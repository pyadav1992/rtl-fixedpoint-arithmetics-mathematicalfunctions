==> flow/design.v <==
`timescale 1ns / 1ps
module DFF 
#(parameter BW = 9)
  (
    input signed [BW-1:0]d,
    input CLK,RESET,
    output reg signed [BW-1:0] q
  );
always @(posedge CLK ) begin
  if (!RESET)
    q <= 0;
  else
    q <= d;
end
endmodule
`timescale 1ns / 1ns
module FixedPoint_Adder #(parameter WI1 = 3,   
              WF1 = 4,                         
              WI2 = 4,                         
              WF2 = 3,                         
              WIO = (WI1>WI2)? WI1+1:WI2+1,    
              WFO = (WF1>WF2)? WF1:WF2)        
                 (input signed [WI1+WF1-1:0] in1,
                  input signed [WI2+WF2-1:0] in2,
                  output reg overFlow,
                  output  reg signed [WIO+WFO-1:0] FixedPoint_Add_Out);
parameter int_len = (WI1>WI2)? WI1:WI2;  
parameter frc_len = (WF1>WF2)? WF1:WF2;  
reg [int_len+frc_len-1:0] reg_in1;       
reg [int_len+frc_len-1:0] reg_in2;       
reg [int_len+frc_len-1:frc_len] int_in1;  
reg [int_len+frc_len-1:frc_len] int_in2;  
reg [frc_len-1:0] frc_in1;                
reg [frc_len-1:0] frc_in2;                
wire [int_len+frc_len:0] tmp;  
reg sign_bit;
reg [WIO-1:0] int_out;  
reg [WFO-1:0] frc_out;  
  always @* begin
    if (WI1 < WI2) begin
      int_in1 = {{(WI2-WI1){in1[WI1+WF1-1]}}, in1[WI1+WF1-1:WF1]};
      int_in2 = in2[WI2+WF2-1:WF2];
    end
    else if (WI1 == WI2) begin
        int_in1 = in1[WI1+WF1-1:WF1];
        int_in2 = in2[WI2+WF2-1:WF2];
    end
    else begin
      int_in2 = {{(WI1-WI2){in2[WI2+WF2-1]}}, in2[WI2+WF2-1:WF2]};
      int_in1 = in1[WI1+WF1-1:WF1];
    end
  end
  always @* begin
    if (WF1 < WF2) begin
      frc_in1 = { in1[WF1-1:0], {(WF2-WF1){1'b0}}};
      frc_in2 = in2[WF2-1:0];
    end
     else if (WF1 == WF2) begin
         frc_in1 = in1[WF1-1:0];
         frc_in2 = in2[WF2-1:0];
     end
    else begin
      frc_in2 = {in2[WF2-1:0], {(WF1-WF2){1'b0}}};
      frc_in1 = in1[WF1-1:0];
    end
  end
  always @* begin
    reg_in1 = {int_in1 , frc_in1};
    reg_in2 = {int_in2 , frc_in2};
  end
  assign tmp = reg_in1 + reg_in2;
always @* begin
    if (WFO > frc_len) begin
      frc_out = {tmp[frc_len-1:0], {(WFO-frc_len){1'b0}}};
    end
    else if (WFO == frc_len) begin
         frc_out = tmp[frc_len-1:0];
    end
    else begin  
      frc_out = tmp[frc_len-1:frc_len-WFO];
    end
  end
  always @* begin
    if ((in1[WI1+WF1-1] == in2[WI2+WF2-1])) begin
        sign_bit = tmp[int_len+frc_len];
    end
    else begin
        sign_bit = tmp[int_len+frc_len-1];
    end
  end
  always @* begin 
    if (WIO >= int_len) begin
      if ((in1[WI1+WF1-1] == in2[WI2+WF2-1])) begin
        int_out = {{(WIO-int_len){sign_bit}} , tmp[int_len+frc_len-1:frc_len] }; 
          if (int_out[WIO-1] == in1[WI1+WF1-1]) begin 
            overFlow = 1'b0;
          end
          else begin
            overFlow = 1'b1;
          end
      end
      else begin
        int_out = {{(WIO-int_len){sign_bit}} , tmp[int_len+frc_len-1:frc_len] };
        overFlow = 1'b0;
      end
    end
    else begin  
      if (WIO == 1) begin
        int_out = {sign_bit};  
      end
      else begin
        int_out = {sign_bit , tmp[(WIO >= 2)? (WIO+frc_len-2) : frc_len:frc_len]};
      end
    end
  end
  always @* begin
    if(WIO < int_len) begin
        if ( tmp[((int_len+frc_len-2)>= (WIO+frc_len-1)) ? (int_len+frc_len-2) : (WIO+frc_len-1): WIO+frc_len-1] == ({((WIO < int_len)? ((int_len+frc_len-1)-(WIO+frc_len-1)) : 1){tmp[int_len+frc_len-1]}})) begin
            overFlow = 1'b0;
        end
        else begin
            overFlow = 1'b1;
        end
    end
  end
  always @* begin
      FixedPoint_Add_Out <= {int_out,frc_out};
    end
endmodule
`timescale 1ns / 1ns
module LeakyIntegrator2
    #(parameter WI = 12,
                WF = 12)
    (
    input signed [(WI+WF-1):0] InLeaky,
    input Clk,
    input LIdvi,
    output reg LIdvo,
    output reg signed [(WI+WF-1):0] OutSmooth
    );
parameter alpha = 40'b0000000011100110011001100110011001100111;     
parameter alphaCap = 40'b0000000000011001100110011001100110011001;   
wire signed [(WI+WF-1):0] tempAlpha;
wire signed [(WI+WF-1):0] delayIn;
wire signed [(WI+WF-1):0] delayOut;
wire signed [(WI+WF-1):0] WireSmooth;
FixedPoint_Adder #(.WI1(WI),  
.WF1(WF),                     
.WI2(WI),                     
.WF2(WF),                     
.WIO(WI),                     
.WFO(WF))                     
      AccumAdder
                  (.in1(InLeaky),
                   .in2(tempAlpha),
                   .overFlow(),
                   .FixedPoint_Add_Out(delayIn));
DFF #(.BW(WI+WF))
              Delay (.d(delayIn),                   
                     .CLK(Clk),
                     .RESET(LIdvi),
                     .q(delayOut));
fpMult1    # (.WI1(WI),      
              .WF1(WF),          
              .WI2(WI),          
              .WF2(WF),         
              .WIO(WI),        
              .WFO(WF)       
              )         
                      LIalphaMult1    (.RST(LIdvi),
                                       .in1(alpha),
                                       .in2(delayOut),
                                       .out(tempAlpha));  
fpMult1    # (.WI1(WI),      
              .WF1(WF),          
              .WI2(WI),          
              .WF2(WF),         
              .WIO(WI),        
              .WFO(WF)       
              )         
                      LIalphaMult2    ( .RST(LIdvi),
                                        .in1(delayIn),
                                        .in2(alphaCap),
                                        .out(WireSmooth)); 
always @(*) begin
    if(!LIdvi) begin
       OutSmooth <= 0; 
    end
    else begin
       OutSmooth <= WireSmooth;
       LIdvo <= 1;
    end
end
endmodule
`timescale 1ns / 1ps
module fpMult1
 # (parameter  WI1 = 4, 		 
               WF1 = 3, 		 
               WI2 = 2, 		 
               WF2 = 5,		   
               WIO = 1,		
               WFO = 15     		
         ) 		
	(input RST, 
   input signed [WI1+WF1-1 : 0] in1, 
   input signed [WI2+WF2-1 : 0] in2, 
   output reg signed [WIO+WFO-1 : 0] out);
parameter intL = WI1+WI2;				 
parameter frcL = WF1+WF2;				 
wire [intL+frcL-1 : 0] tmp;			 
reg [WIO-1 : 0] outI;					 
reg [WFO-1 : 0] outF;					 
assign tmp = in1 * in2;
always  @* begin
	if (WFO >= frcL)						 
			outF = {tmp[frcL-1:0] , {(WFO-frcL){1'b0}}};
	else										 
			outF = tmp[frcL-1 : frcL-WFO];
end
always @* begin
	if (WIO>=intL)								 
			outI = {{(WIO-intL){tmp[intL+frcL-1]}}, tmp[intL+frcL-1:frcL]};
	else	begin									 
		if (WIO==1)
			outI = tmp[intL+frcL-1];
		else
		   outI = {tmp[intL+frcL-1], tmp[(WIO>=2)? (WIO-2+frcL) : frcL:frcL]};							
	end
end
always @*  
	if (!RST) out <= 0;			 
	else 	 
		out <= {outI [WIO-1:0], outF [WFO-1:0]};
endmodule
### Reports on LeakyIntegrator2

The steps from the RTL of LeakyIntegrator2 to its reports follow in flow order.
Line numbers count from 1 in the design file above.
Cell names lack the library's common part.
A cell with -- has no value.

| set-up | value |
|---|---|
| top module | LeakyIntegrator2 |
| clock input | Clk |
| cell library | sky130hd |
| library corner | tt_025C_1v80 |

### Word level

Source: Yosys, flattened and elaborated, memories not mapped. Widths are those after wreduce; folded enables and synchronous resets count as part of the registers. Registers that Yosys merges into a memory's read port (data or address) are not register bits. Print and check cells do not count. Equal cells are merged and count once.

| word-level totals | value |
|---|---|
| flip-flop bits (word level) | 24 |
| input port bits | 26 |
| output and inout port bits | 25 |
| cells after elaboration | 6 |

| operators by class | value |
|---|---|
| $add $sub $neg | 1 |
| $mul | 2 |
| muxes and demuxes | 2 |

Operators by type and width:

| operator | number |
|---|---|
| multiplier 24 x 24 -> 48 bit with constant A | 1 |
| multiplier 24 x 24 -> 48 bit with constant B | 1 |
| two-way mux 24 bit | 2 |
| adder 24 bit | 1 |

### Depth

Longest topological path by Yosys (ltp), each cell counted once; first at word level (registers and memories cut), then after technology mapping (sequential cells cut; the memories' decode and read muxes count).

| depth | value |
|---|---|
| depth in word-level cells | 5 |
| ABC_AREA | 0 |
| gate-level depth with buffers | 59 |
| gate-level depth less buffers | 59 |

### Netlist

The flow's flattened synthesis, as Yosys stat reports it; memories are mapped. The netlist is that of the ABC_AREA named above (0 if unset); the other value can give another one.

Cells by type:

| cell | number | total area (µm²) |
|---|---|---|
| fa_1 | 398 | 7.97E+03 |
| ha_1 | 434 | 5.43E+03 |
| inv_1 | 716 | 2.69E+03 |
| dfxtp_1 | 24 | 480.461 |
| a21o_1 | 42 | 315.302 |
| xnor2_1 | 35 | 306.544 |
| nor2_1 | 81 | 304.042 |
| a21oi_1 | 59 | 295.283 |
| xor2_1 | 26 | 227.718 |
| o21ai_0 | 27 | 135.13 |
| nand2_1 | 34 | 127.622 |
| a211oi_1 | 12 | 90.086 |
| nand4_1 | 14 | 87.584 |
| and3_1 | 13 | 81.328 |
| nor3_1 | 16 | 80.077 |
| o21bai_1 | 10 | 75.072 |
| nand2b_1 | 10 | 62.56 |
| or2_2 | 10 | 62.56 |

Not listed: further types 50, cells in them 128.

| mapped netlist | value |
|---|---|
| mapped cells | 2089 |
| mapped area | 19762.7 µm² |
| area of sequential cells | 480.5 µm² |
| flip-flops | 24 |
| buffer cells | 12 |

The figures by module come from a second, unflattened synthesis with its own total; it is not the netlist above.

| second synthesis, totals | value |
|---|---|
| cells (unflattened synthesis) | 4718 |
| area (unflattened synthesis) | 43359.1 µm² |

Rows give one instance, submodules left out.

Modules:

| module | instances | cells | area (µm²) | sequential area (µm²) |
|---|---|---|---|---|
| fpMult1 | 2 | 2236 | 20634.8 | 0.0 |
| FixedPoint_Adder | 1 | 167 | 1203.7 | 0.0 |
| DFF (BW=24) | 1 | 50 | 675.6 | 480.5 |
| LeakyIntegrator2 | 1 | 29 | 210.2 | 0.0 |

### Path before layout

Path of least setup slack by OpenSTA after synthesis, without wires, with an ideal clock, recovery checks aside; 20% of the period is set as input and as output delay. Where synthesis merged equal registers, the netlist keeps one of their names.

| timing after synthesis | value |
|---|---|
| kind | register -> output |
| start | register Delay.q[4] |
| end | output OutSmooth[23] |
| period | 20700 ps |
| external output delay | 4140 ps |
| time at the first pin | 0 ps |
| arrival | 13896 ps |
| required time | 16560 ps |
| path slack | 2664 ps |
| delay of the path | 13896 ps |
| stages | 54 |
| buffers on the path | 0 |
| synthesis period reached | 18036 ps |

"delay of the path" is the arrival time less input delay plus setup time.
A path that ends at an output port has no setup time.
"stages": output pins that drive a net of the path, with the launching flip-flop's if there is one; two outputs of one cell count as two.
"synthesis period reached" is the clock period less the worst setup slack; recovery checks do not enter. This is arithmetic on one report: input and output delays are still those of the set period (20% each).
Between the ends stands the longest chain of elaborated cells between them, by number of cells; it is not shown to be the way that was timed. Of several equally long chains one is given.
Each line given opens the expression or statement behind the cell; cells for indexed reads and writes are added by Yosys, which also makes memories of some case tables.

| on the way, after synthesis | value |
|---|---|
| cells stage by stage | dfxtp_1 -> inv_1 -> ha_1 -> inv_1 -> fa_1 -> fa_1 -> inv_1 -> fa_1 -> inv_1 -> fa_1 -> fa_1 -> inv_1 -> fa_1 -> inv_1 -> ha_1 -> nand2_1 -> nor3_1 -> a32oi_1 -> [... 18 more ...] -> ha_1 -> fa_1 -> fa_1 -> fa_1 -> fa_1 -> inv_1 -> fa_1 -> inv_1 -> ha_1 -> a21o_1 -> a21o_1 -> a21oi_1 -> o211a_1 -> mux2_2 -> a311oi_1 -> o211ai_1 -> or2_2 -> mux2i_1 |
| cells in the longest elaborated chain | 5 |
| elaborated cells on any way between the ends | 5 |
| RTL lines with such cells | 4 |
| those cells by class | 1 x add/sub; 2 x mul; 2 x mux |

Ends and longest elaborated chain, after synthesis:

| element | RTL line | RTL |
|---|---|---|
| start, declared | 7 | `output reg signed [BW-1:0] q` |
| start, assigned | 11 | `q <= 0;` |
| start, assigned | 13 | `q <= d;` |
| multiplier 24 x 24 -> 48 bit | 213 | `assign tmp = in1 * in2;` |
| two-way mux 24 bit | 231 | `if (!RST) out <= 0;` |
| adder 24 bit | 71 | `assign tmp = reg_in1 + reg_in2;` |
| multiplier 24 x 24 -> 48 bit | 213 |  |
| two-way mux 24 bit | 186 | `if(!LIdvi) begin` |
| end, declared | 139 | `output reg signed [(WI+WF-1):0] OutSmooth` |

Nets of the timed path that keep an RTL name, with a line that drives or declares them; the list need not be complete.

Named nets, after synthesis:

| signal | RTL line |
|---|---|
| AccumAdder.FixedPoint_Add_Out[23] | 71 |

### Timing after layout

Path of least setup slack in the final report of record 2 (OpenROAD, finished layout, wires in). Where an end is a register, its clock arrival counts in the times.
The path's times are printed in steps of 10 ps; the period is the one set.

| timing post-layout | value |
|---|---|
| kind | input -> output |
| start | input LIdvi |
| end | output OutSmooth[23] |
| period | 36800 ps |
| input delay | 7360 ps |
| external output delay | 7360 ps |
| time at the first pin | 7360 ps |
| arrival | 18580 ps |
| required time | 29440 ps |
| path slack | 10860 ps |
| stages | 42 |
| buffers on the path | 4 |

Between the ends stands the longest chain of elaborated cells between them, by number of cells; it is not shown to be the way that was timed. Of several equally long chains one is given.

| on the way, post-layout | value |
|---|---|
| cells stage by stage | clkdlybuf4s50_1 -> buf_4 -> inv_2 -> buf_4 -> nor2_1 -> ha_1 -> fa_1 -> a21o_1 -> a21oi_2 -> o21ai_1 -> o2111a_1 -> a311o_1 -> a221o_1 -> a31o_1 -> a21o_1 -> a21o_1 -> xor2_1 -> ha_1 -> [... 6 more ...] -> fa_1 -> inv_1 -> fa_1 -> inv_1 -> fa_1 -> inv_1 -> ha_1 -> a21oi_1 -> o21bai_1 -> a21o_1 -> a21o_1 -> a21oi_1 -> nand2b_1 -> o21a_1 -> o211ai_1 -> or2_2 -> mux2i_1 -> clkdlybuf4s50_1 |
| cells in the longest elaborated chain | 4 |
| elaborated cells on any way between the ends | 4 |
| RTL lines with such cells | 4 |
| those cells by class | 1 x add/sub; 1 x mul; 2 x mux |

Ends and longest elaborated chain, post-layout:

| element | RTL line | RTL |
|---|---|---|
| start, declared | 137 | `input LIdvi,` |
| two-way mux 24 bit | 231 | `if (!RST) out <= 0;` |
| adder 24 bit | 71 | `assign tmp = reg_in1 + reg_in2;` |
| multiplier 24 x 24 -> 48 bit | 213 | `assign tmp = in1 * in2;` |
| two-way mux 24 bit | 186 | `if(!LIdvi) begin` |
| end, declared | 139 | `output reg signed [(WI+WF-1):0] OutSmooth` |

Nets of the timed path that keep an RTL name, with a line that drives or declares them; the list need not be complete.

Named nets, post-layout:

| signal | RTL line |
|---|---|
| AccumAdder.FixedPoint_Add_Out[20] | 71 |

Measured data: module LeakyIntegrator2, platform sky130hd, 2 stored runs of the flow under differing settings, order arbitrary. Input and output delays are each 20% of the period that was set; the output load is 0.01 pF.
"time on the worst setup path" means the part of the period allowed to the worst setup path (the constraints hold back 20% at inputs and 20% at outputs) less its slack; where the path has registers, the arrival times of their clocks count too.
"time on the worst setup path" is known to 10 ps.

## Record 1

==> flow/run.sh <==
#!/bin/bash
# the make line also repeats the synthesis and layout settings of config.mk as NAME=value (left out here)
make -C /OpenROAD-flow-scripts/flow DESIGN_CONFIG=/design/flow/config.mk WORK_HOME=/design/flow/orfs CLKGATE_MAP_FILE= finish
==> flow/config.mk <==
export PLATFORM = sky130hd
export DESIGN_NAME = LeakyIntegrator2
export DESIGN_NICKNAME = LeakyIntegrator2
export VERILOG_FILES = /design/flow/design.v
export SDC_FILE = /design/flow/constraint.sdc
export NUM_CORES = 4
export LEC_CHECK = 0
export CAP_MARGIN = 10
export CELL_PAD_IN_SITES_DETAIL_PLACEMENT = 1
export CORE_MARGIN = 2
export CORE_UTILIZATION = 64
export CTS_CLUSTER_DIAMETER = 60
export CTS_CLUSTER_SIZE = 41
export PLACE_DENSITY = 0.66
export SLEW_MARGIN = 15
export TNS_END_PERCENT = 15
==> flow/constraint.sdc <==
create_clock -name core_clock -period 17.7 [get_ports {Clk}]
set_input_delay 3.5400 -clock core_clock [delete_from_list [all_inputs] [get_ports {Clk}]]
set_output_delay 3.5400 -clock core_clock [all_outputs]
set_load 0.01 [all_outputs]

Record 1: did not finish, clock tree synthesis stopped with DPL-0033

## Record 2

==> flow/run.sh <==
#!/bin/bash
# the make line also repeats the synthesis and layout settings of config.mk as NAME=value (left out here)
make -C /OpenROAD-flow-scripts/flow DESIGN_CONFIG=/design/flow/config.mk WORK_HOME=/design/flow/orfs CLKGATE_MAP_FILE= finish
==> flow/config.mk <==
export PLATFORM = sky130hd
export DESIGN_NAME = LeakyIntegrator2
export DESIGN_NICKNAME = LeakyIntegrator2
export VERILOG_FILES = /design/flow/design.v
export SDC_FILE = /design/flow/constraint.sdc
export NUM_CORES = 4
export LEC_CHECK = 0
export ABC_AREA = 0
export CAP_MARGIN = 0
export CORE_MARGIN = 2
export CORE_UTILIZATION = 29
export CTS_CLUSTER_DIAMETER = 253
export GPL_TIMING_DRIVEN = 1
export PLACE_DENSITY = 0.66
export SLEW_MARGIN = 20
export TNS_END_PERCENT = 90
==> flow/constraint.sdc <==
create_clock -name core_clock -period 36.8 [get_ports {Clk}]
set_input_delay 7.3600 -clock core_clock [delete_from_list [all_inputs] [get_ports {Clk}]]
set_output_delay 7.3600 -clock core_clock [all_outputs]
set_load 0.01 [all_outputs]

| result of record 2 | value |
|---|---|
| chip area after synthesis (Yosys) | 19762.7 µm² |
| full die area | 70251.5 µm² |
| standard-cell area after layout | 21406.8 µm² |
| utilization of the finished layout | 31.8% |
| worst setup slack after layout | 10862 ps |
| setup total negative slack | 0 ps |
| lowest hold slack | 1889 ps |
| time on the worst setup path | 11220 ps |
| critical path type | input -> output |
